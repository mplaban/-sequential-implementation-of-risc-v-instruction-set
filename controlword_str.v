==> flow/design.v <==
`timescale 1ns / 1ps
module controlword_str(addr,clk,controlword);
input [4:0] addr;
input clk;
output [27:0] controlword;
reg [27:0] controlword;
reg [27:0] rom [0:31];
initial begin
rom [0] = 28 'b01_01_000_00_000_00_000_000_0_00_10111;  
rom [1] = 28 'b00_00_001_00_001_00_100_000_0_10_00000;  
rom [2] = 28 'b01_01_000_00_001_10_000_000_0_00_01011;  
rom [3] = 28 'b01_01_101_00_100_00_000_011_0_00_01011;  
rom [4] = 28 'b01_01_110_00_001_00_100_000_0_00_00110;  
rom [5] = 28 'b01_01_001_00_010_00_001_000_0_00_00110;  
rom [6] = 28 'b00_00_010_10_000_00_000_000_1_01_00000;  
rom [7] = 28 'b01_01_001_00_001_00_010_000_0_00_00110;  
rom [9] = 28 'b00_00_010_00_000_00_000_010_0_00_01010;  
rom[10] = 28 'b01_01_100_10_000_00_000_000_0_00_01011;  
rom[11] = 28 'b00_00_000_00_000_00_000_000_1_01_00000;  
rom[12] = 28 'b00_10_001_00_010_00_101_000_0_11_01110;  
rom[14] = 28 'b01_01_000_00_000_00_000_000_0_00_01011;  
rom[15] = 28 'b10_00_000_00_000_00_000_000_0_00_01011;  
rom[16] = 28 'b10_10_110_10_000_00_000_000_0_00_01011;  
rom[23] = 28 'b00_00_000_00_000_00_000_000_1_01_00000;  
end
 initial begin
controlword = 28 'b00_000_00_000_000_000_000_0_00_00000;
end 
always@(posedge clk)begin
controlword <=  rom [addr];
end
endmodule
# == Step by step through the tools: controlword_str ==
# What the tools print for controlword_str, step after step.
# Lines are those of the file above, counted from 1.
# Operators carry their Yosys type and port widths (W data, S select, Z words).
# Library cell names are shortened.
# The mark - stands for no value.
# inputs
top_module,controlword_str
clock_port,clk
library,sky130hd
lib_corner,tt_025C_1v80

# == Word level ==
# Source: Yosys, flattened and elaborated, memories not mapped. Widths are those after wreduce; folded enables and synchronous resets count as part of the registers. Registers that Yosys merges into a memory's read port (data or address) are not register bits. Print and check cells do not count. Equal cells are merged and count once.
# Memory sizes are those after Yosys's memory passes, which may raise the word count (mostly to a power of two), join words into wider ones and drop unused or constant bits.
# word_totals
reg_bits,28
romBits,800
clocked_rd_ports_x_width,25
mem_count,1
inputBits,6
output_inout_bits,28
word_cells,2
# memory_table
name,words,word_bits,rd,wr,line_no,text
rom,32,25,1,0,7,reg [27:0] rom [0:31];

# == Logic depth ==
# Depth = most cells in a row (Yosys ltp): at word level without a register or memory, in the mapped netlist without a sequential cell, where the memories' decode and read muxes count.
# depth
word_depth,0
ABC_AREA,0
ltp_mapped,5
mapped_depth_nobuf,5

# == Synthesis result ==
# Source: synth_stat.txt of the flow (Yosys; design flattened, memories mapped). It holds for the ABC_AREA given above (unset counts as 0); a run with the other value may have another netlist.
# Totals and module areas in this step are rounded.
# by_type
cell_type,n
dfxtp_1,22
ha_1,7
buf_4,9
a21oi_1,8
nand2_1,7
nor2_1,7
nand2b_1,4
nor3_1,4
o21ai_0,4
o22ai_1,3
and2_1,2
nor2b_1,2
inv_1,3
a41o_1,1
mux2i_1,1
nand3_1,2
a211o_1,1
a31o_2,1
# Other cell types: 13; their cells: 14.
# synth_totals
cell_count,102
synth_area_um2,950
seq_area_um2,440
ff_cells,22
n_buf,10

# == Path before layout ==
# OpenSTA on the mapped netlist: ideal clock, no wires. The path of least setup slack (recovery checks aside). Input and output delay are each 20% of the period. Register names are those of the netlist, which keeps one name where synthesis merged equal registers.
# synth_timing
path_kind,input port to flip-flop
from,in addr[0]
to,reg controlword[1]
tclk_ns,1.63
in_delay_ns,0.326
arrival_time_ns,1.130
slack_ns,0.425
delay_ns,0.880
path_stages,5
path_buffers,0
period_less_setup_slack_ns,1.205
# "delay_ns" is the arrival time less input delay plus setup time.
# "path_stages" counts driving pins, that of a launching flip-flop among them; a cell with two outputs on the path counts twice.
# "period_less_setup_slack_ns" is the clock period less the worst setup slack; recovery checks do not enter. This is arithmetic on one report: input and output delays are still those of the set period (20% each).
# synth_via
cell_sequence,inv_1 > ha_1 > nor2b_1 > o21ai_0 > a21boi_0
# synth_rtl
element,line_no,text
start: declaration,3,input [4:0] addr;
end: declaration,5,output [27:0] controlword;
# Chain of elaborated cells between the ends: none given.

# == Path in the finished layout ==
# Path of least setup slack in the final report of record 1 (OpenROAD, finished layout, wires in). Where an end is a register, its clock arrival counts in the times.
# layout_timing
path_kind,input port to flip-flop
from,in addr[0]
to,reg controlword[1]
tclk_ns,2.39
in_delay_ns,0.48
arrival_time_ns,1.99
slack_ns,0.63
path_stages,6
path_buffers,1
# layout_via
cell_sequence,clkdlybuf4s50_1 > inv_1 > ha_1 > nor2b_1 > o21ai_0 > a21boi_0
# layout_rtl
element,line_no,text
start: declaration,3,input [4:0] addr;
end: declaration,5,output [27:0] controlword;
# Chain of elaborated cells between the ends: none given.

# Measured data: module controlword_str, platform sky130hd, 2 stored runs of the flow under differing settings, order arbitrary. Input and output delays are each 20% of the period that was set; the output load is 0.01 pF.
# "achieved_period_ns" is the run's clock period less its worst setup slack. It is reckoned from that one timing run; input and output delays stay at 20% of the period that was set.
# "worst_setup_path_time_ns" is the time allowed to the run's worst setup path (the clock period less input and output delay, where it has them) less its slack. Clock arrival times count: a late capture clock shortens it, a late launch clock lengthens it.
# "design_power_uw": no workload was simulated; the value follows from the tool's default switching activity.
# The measured numbers are rounded.
# Settings: -- = not set for that run.
run,period_ns,CAP_MARGIN,CORE_MARGIN,CORE_UTILIZATION,SLEW_MARGIN,SETUP_SLACK_MARGIN,PLACE_DENSITY_LB_ADDON,TNS_END_PERCENT,ABC_AREA,CTS_CLUSTER_SIZE,MAX_ROUTING_LAYER,worst_setup_path_time_ns,worst_setup_path_type,synthArea_um2,final_die_area_um2,final_setup_ws_ns,layout_utilization_frac,design_power_uw,layout_stdcell_area_um2,tns_ns,achieved_period_ns,hold_ws_ns
record 1,2.39,20,2,40,20,--,--,--,--,--,--,1.28,input port to flip-flop,950,2800,0.63,0.57,740,1300,0.000,1.756,0.90
record 2,2.26,20,2,35,20,-0.03,0.13,90,0,27,met5,1.25,input port to flip-flop,950,3100,0.56,0.52,870,1300,0.000,1.704,0.89
